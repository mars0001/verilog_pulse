==> flow/design.v <==
module SPI_slave (
	input			i_clk,
	input 			i_cs,
	input 			i_s_clk,
	input 			i_mosi,
	output   		o_spi_done,
	output [7:0] 	o_RX_byte
);
reg [7:0] r_data_reg;
reg [2:0] r_bit_count;
reg       r_done;	 
reg [2:0] r_sclk_dmt;
always @(posedge i_clk) begin
	r_sclk_dmt <= {r_sclk_dmt [1:0], i_s_clk};
end
wire w_sclk_rising_edge = (r_sclk_dmt[2:1] == 2'b01);
reg [1:0] r_cs_dmt;
always @(posedge i_clk) begin
	r_cs_dmt <= {r_cs_dmt [0], i_cs};
end
wire w_cs_active = ~r_cs_dmt[1];	 
reg [1:0] r_mosi_dmt;
always @(posedge i_clk) begin
	r_mosi_dmt <= {r_mosi_dmt [0], i_mosi};
end
wire w_mosi_dmt = r_mosi_dmt[1];
always @(posedge i_clk) begin
	if(~w_cs_active) begin
		r_bit_count <= 3'b000; 
	end
	else if (w_sclk_rising_edge) begin
		r_bit_count <= r_bit_count + 3'b001;
		r_data_reg <= {r_data_reg[6:0], w_mosi_dmt};
	end
end
always @(posedge i_clk) begin
	r_done <= w_cs_active && w_sclk_rising_edge && (r_bit_count == 3'b111);
end
assign o_spi_done = r_done;
assign o_RX_byte = r_data_reg;
endmodule
`default_nettype none
module pulse_gen (
	input 	i_clk,			 
    input 	i_reset,		 
	input 	i_spi_clk,		 
	input 	i_spi_nCS,		 
	input 	i_spi_mosi,		 
	input 	start_nstop,	 
	output 	o_led,			 
	output	o_activity		 
);
localparam IDLE         		= 3'b000;
localparam RECEIVE_CONF_BITS	= 3'b001;
localparam RUN  				= 3'b011;
localparam PULSE_HIGH			= 3'b100;
localparam PULSE_LOW  			= 3'b101;
localparam RESET  				= 3'b110;
wire        w_done;			 
wire [7:0]  w_spi_byte;		 
reg [63:0]  r_conf = 64'b0;				 
reg [2:0]   r_index_conf_bytes = 3'b0;	 
reg 		r_conf_received = 1'b0;		 
reg [1:0]	r_spi_done_edge;
reg [39:0]	r_pause_count = 40'b0;
reg [23:0]	r_pulse_count = 24'b0;
reg 		r_led;		 
reg [2:0]   r_SM_Main = IDLE;
reg [2:0]	r_prev_SM_state = IDLE;
SPI_slave my_spi (
	.i_clk (i_clk),
	.i_cs (i_spi_nCS),
	.i_s_clk (i_spi_clk),
	.i_mosi (i_spi_mosi),
	.o_spi_done (w_done),
	.o_RX_byte (w_spi_byte)
);
always @(posedge i_clk) begin
	r_spi_done_edge <= {r_spi_done_edge [0], w_done};
end
wire w_spi_done_edge = (r_spi_done_edge [1:0] == 2'b01);
always @(posedge i_clk) begin
	case(r_SM_Main)
		IDLE: begin
			if (r_conf_received) begin
				r_prev_SM_state <= PULSE_LOW;	 
				r_SM_Main <= RUN;				 
			end 
			else begin
				r_index_conf_bytes <= 3'b0;
				r_conf <= 64'b0;
				r_SM_Main <= RECEIVE_CONF_BITS;	 
			end
		end
		RECEIVE_CONF_BITS: begin
			if (w_spi_done_edge) begin
				r_conf <= {r_conf [55:0], w_spi_byte};
				if (r_index_conf_bytes == 3'b111) begin
					r_index_conf_bytes <= 3'b0;
					r_conf_received <= 1'b1;
					r_SM_Main <= IDLE;
				end
				else begin
					r_index_conf_bytes <= r_index_conf_bytes + 3'b1;
				end
			end
		end
		RUN: begin
			if (start_nstop) begin
				if (r_prev_SM_state == PULSE_HIGH) begin
					r_pause_count <= 40'b0;
					r_SM_Main <= PULSE_LOW;
				end
				else if (r_prev_SM_state == PULSE_LOW) begin
					r_pulse_count <= 24'b0;
					r_SM_Main <= PULSE_HIGH;
				end
			end
			else begin
				r_led <= 1'b0;
				r_SM_Main <= RUN;
			end
			if (i_reset == 0) begin
				r_SM_Main <= RESET;
			end
		end
		PULSE_HIGH: begin
			r_led <= 1;
			r_prev_SM_state <= PULSE_HIGH;
			if (!start_nstop) begin
				r_led <= 0;
				r_SM_Main <= RUN;
			end
			else if (r_pulse_count == r_conf [63:40]) begin
				r_SM_Main <= RUN;
			end
			else begin
				r_pulse_count <= r_pulse_count + 24'b1;
			end
		end
		PULSE_LOW: begin
			r_led <= 0;
			r_prev_SM_state <= PULSE_LOW;
			if (!start_nstop) begin
				r_SM_Main <= RUN;
			end
			else if (r_pause_count == r_conf [39:0]) begin
				r_SM_Main <= RUN;
			end
			else begin
				r_pause_count <= r_pause_count + 40'b1;
			end
		end
		RESET: begin
			r_led <= 1'b0;
			r_conf <= 64'b0;
			r_conf_received <= 1'b0;
			r_index_conf_bytes <= 3'b0;
			r_pause_count <= 40'b0;
			r_pulse_count <= 24'b0;
			r_SM_Main <= IDLE;
		end
	endcase
end
assign o_led = r_led;
assign o_activity = start_nstop;
endmodule
-- Reports on pulse_gen
What the tools print for pulse_gen, step after step.
Line numbers count from 1 in the design file above.
A cell with -- has no value.
- top module: pulse_gen
- clock port: i_clk
- standard-cell library: sky130hd
- corner: tt_025C_1v80

-- Word level
Source: Yosys, flattened and elaborated, memories not mapped. Widths are those after wreduce. Registers that Yosys merges into a memory's read port (data or address) are not register bits. Print and check cells do not count. Equal cells are merged and count once.
- noted bits in writable memories: 0
- noted memory bits (read-only): 0
- noted latch bits: 0
- noted flip-flop bits (word level): 160
- noted word width x clocked read ports: 0
- input bits: 6
- output and inout port bits: 2
- noted memory cells: 0
- bitwise gates (word level): 1
- muxes and demuxes: 38
- reduce/logical cells at 19
- divide/modulo/power cells at 0
- $mul at 0
- add/sub/neg operators: 4
- noted shifts and indexed selects: 0
- noted $lt $le $gt $ge: 0
- noted equality and inequality tests: 29
- operators by type and width (kind ; count):
    case mux 64 bit (select 3 bit) ; 1
    two-way mux 40 bit ; 4
    two-way mux 64 bit ; 2
    case mux 40 bit (select 3 bit) ; 1
    two-way mux 24 bit ; 5
    case mux 24 bit (select 3 bit) ; 1
    two-way mux 3 bit ; 14
    adder 40 x 1 -> 40 bit (second input constant) ; 1
    == test 40 bit ; 1
    inequality test 2 bit (second input constant) ; 13
    adder 24 x 1 -> 24 bit (second input constant) ; 1
    == test 24 bit ; 1
    == test 3 bit (second input constant) ; 7
    case mux 3 bit (select 6 bit) ; 1
    case mux 3 bit (select 3 bit) ; 2
    nonzero test 3 bit ; 5
    AND reduction 6 bit ; 2
    AND reduction 2 bit ; 3
    adder 3 x 1 -> 3 bit (second input constant) ; 2
    inequality test 3 bit (second input constant) ; 2
    AND reduction 3 bit ; 2
    nonzero test 6 bit ; 1
    inequality test 5 bit (second input constant) ; 1
    AND reduction 5 bit ; 1
    == test 2 x 1 -> 1 bit (second input constant) ; 2
    two-way mux 1 bit ; 4
    == test 3 x 1 -> 1 bit (second input constant) ; 1
    == test 3 x 2 -> 1 bit (second input constant) ; 1
Other operator kinds: 8; their cells: 9.

-- Longest topological paths
Depth = most cells in a row (Yosys ltp): at word level without a register or memory, in the mapped netlist without a sequential cell, where the memories' decode and read muxes count.
- word-level depth: 6
- noted ABC_AREA: 0
- gate-level depth with buffers at 7

-- Netlist
Source: synth_stat.txt of the flow (Yosys; design flattened, memories mapped). It holds for the ABC_AREA given above (unset counts as 0); a run with the other value may have another netlist.
- noted standard cells after synthesis: 631
- noted cell area after synthesis: 7664.9 µm²
- buffers at 24
- mapped flip-flops at 159
- cells by type (type ; count ; total area (µm²)):
    sky130_fd_sc_hd__edfxtp_1 ; 146 ; 4.38E+03
    sky130_fd_sc_hd__xnor2_1 ; 65 ; 569.296
    sky130_fd_sc_hd__xor2_1 ; 52 ; 455.437
    sky130_fd_sc_hd__and2_1 ; 71 ; 444.176
    sky130_fd_sc_hd__dfxtp_1 ; 13 ; 260.25
    sky130_fd_sc_hd__nor2_1 ; 69 ; 258.998
    sky130_fd_sc_hd__nand4_1 ; 29 ; 181.424
    sky130_fd_sc_hd__nand3_1 ; 25 ; 125.12
    sky130_fd_sc_hd__nand2_1 ; 23 ; 86.333
    sky130_fd_sc_hd__ha_1 ; 6 ; 75.072
    sky130_fd_sc_hd__and4_1 ; 8 ; 70.067
    sky130_fd_sc_hd__a21oi_1 ; 12 ; 60.058
    sky130_fd_sc_hd__clkbuf_1 ; 16 ; 60.058
    sky130_fd_sc_hd__nor4_1 ; 9 ; 56.304
    sky130_fd_sc_hd__or3_1 ; 9 ; 56.304
    sky130_fd_sc_hd__o21ai_0 ; 11 ; 55.053
    sky130_fd_sc_hd__and3_1 ; 8 ; 50.048
    sky130_fd_sc_hd__nor3_1 ; 9 ; 45.043
Other cell types: 21; their cells: 50.
By module: a second synthesis without flattening, with its own total; a netlist apart from the flattened one above.
- cell total of the unflattened synthesis at 647
- noted area total of the unflattened synthesis: 7753.7 µm²
Rows give one instance, submodules left out.
- by module (module ; area (µm²) ; instances ; cells):
    pulse_gen ; 7166.9 ; 1 ; 613
    SPI_slave ; 586.8 ; 1 ; 34

-- Path before layout
OpenSTA on the mapped netlist: ideal clock, no wires. The path of least setup slack (recovery checks aside). Input and output delay are each 20% of the period. Register names are those of the netlist, which keeps one name where synthesis merged equal registers.
- kind: reg-to-reg
- start point: register r_SM_Main[1]
- end point: register r_conf[0]
- period at 9.53 ns
- noted library setup time: 0.676 ns
- noted path buffers: 1
- noted stages on the path: 3
- time at the first pin at 0.000 ns
- arrival at 7.517 ns
- path delay at 8.193 ns
- setup slack at 1.338 ns
- synthesis period reached: 8.192 ns
"path delay" = arrival - input delay + setup time.
"stages on the path" counts driving pins, that of a launching flip-flop among them; a cell with two outputs on the path counts twice.
"synthesis period reached" = period - worst setup slack (recovery checks aside). The figure is calculated, with input and output delays left at 20% of the set period.
The rows between start and end are the longest chain of elaborated cells between them; the timing report does not say that the signal goes this way. Where chains are equally long, one stands for them.
A line is the first line of the expression or statement that the cell stems from. Yosys adds cells for indexed reads and writes and turns some case tables into memories.
At most two assigning lines are given for a register; there are more.
The path ends at the enable pin of a flip-flop; only ways to that pin are counted.
- path through: sky130_fd_sc_hd__edfxtp_1 > sky130_fd_sc_hd__clkbuf_1 > sky130_fd_sc_hd__o41ai_1
- noted length of the longest elaborated chain: 3
- elaborated cells on any way between the ends at 7
- noted RTL lines with such cells: 1
- those cells by class: eq/ne (4); reduce/logical (3)
- RTL lines, path post-synthesis (element ; line ; source):
    start, declared ; 68 ; reg [2:0]   r_SM_Main = IDLE;
    start, assigned ; 87 ; r_SM_Main <= RUN;
    start, assigned ; 92 ; r_SM_Main <= RECEIVE_CONF_BITS;
    == test 3 bit ; 83 ; case(r_SM_Main)
    nonzero test 3 bit ; -- ;
    AND reduction 3 bit ; -- ;
    end, assigned ; 91 ; r_conf <= 64'b0;
    end, assigned ; 97 ; r_conf <= {r_conf [55:0], w_spi_byte};
    end, declared ; 61 ; reg [63:0] r_conf = 64'b0;

-- Worst path after layout
From the final timing report of stored run 1: the path of least setup slack in the routed layout; clock arrival at registers is part of the times.
- kind: input-to-output
- start point: input port start_nstop
- end point: output port o_activity
- time at the first pin at 1.12 ns
- noted external output delay: 1.12 ns
- noted path buffers: 2
- arrival at 2.32 ns
- noted stages on the path: 2
- setup slack at 2.16 ns
- period at 5.6 ns
- path through: sky130_fd_sc_hd__clkdlybuf4s50_1 > sky130_fd_sc_hd__clkdlybuf4s50_1
- noted length of the longest elaborated chain: 0
- elaborated cells on any way between the ends at 0
- noted RTL lines with such cells: 0
- RTL lines, path after layout (element ; line ; source):
    start, declared ; 49 ; input start_nstop,
    end, declared ; 51 ; output o_activity

Appendix: measured runs

Record of 2 stored runs of the RTL-to-layout flow on pulse_gen, platform sky130hd. The runs are unordered. Constraints: input delay and output delay 20% of the set period each, output load 0.01 pF.
By "achieved clock period" is meant the clock period of the run minus its worst setup slack. This is arithmetic on one report: input and output delays are still those of the set period (20% each).
"allowed time less slack (worst setup path)" = time allowed to the worst setup path (clock period - input delay - output delay, where it has them) - its slack; a late launch clock adds to it, a late capture clock takes from it.
"power": no workload was simulated; the value follows from the tool's default switching activity.

Stored run 1
Settings were period_ns = 5.6; CORE_UTILIZATION = 20; SETUP_SLACK_MARGIN = -0.31; PLACE_DENSITY = 0.58; CORE_MARGIN = 6; CELL_PAD_IN_SITES_GLOBAL_PLACEMENT = 3; CTS_CLUSTER_SIZE = 42; CTS_CLUSTER_DIAMETER = 46; MAX_ROUTING_LAYER = met5; CAP_MARGIN = 20; SLEW_MARGIN = 20
- noted the chip area in the Yosys report: 7664.9 µm²
- overall die area: 43166.3 µm²
- standard-cell area of the final layout: 8886.0 µm²
- utilization in the final report at 0.236
- noted the setup slack of the worst path: 2.162 ns
- total negative slack at 0.000 ns
- final worst hold slack at 0.323 ns
- power: 4.444 mW
- noted the achieved clock period: 3.438 ns
- allowed time less slack (worst setup path): 1.20 ns
- critical path kind: input-to-output

Stored run 2
Settings were period_ns = 9.35; CORE_UTILIZATION = 31; CAP_MARGIN = 20; CORE_MARGIN = 2; SLEW_MARGIN = 20
- noted the chip area in the Yosys report: 7664.9 µm²
- overall die area: 25998.3 µm²
- standard-cell area of the final layout: 8693.3 µm²
- utilization in the final report at 0.357
- noted the setup slack of the worst path: 4.454 ns
- total negative slack at 0.000 ns
- final worst hold slack at 0.329 ns
- power: 2.669 mW
- noted the achieved clock period: 4.896 ns
- allowed time less slack (worst setup path): 1.16 ns
- critical path kind: input-to-output
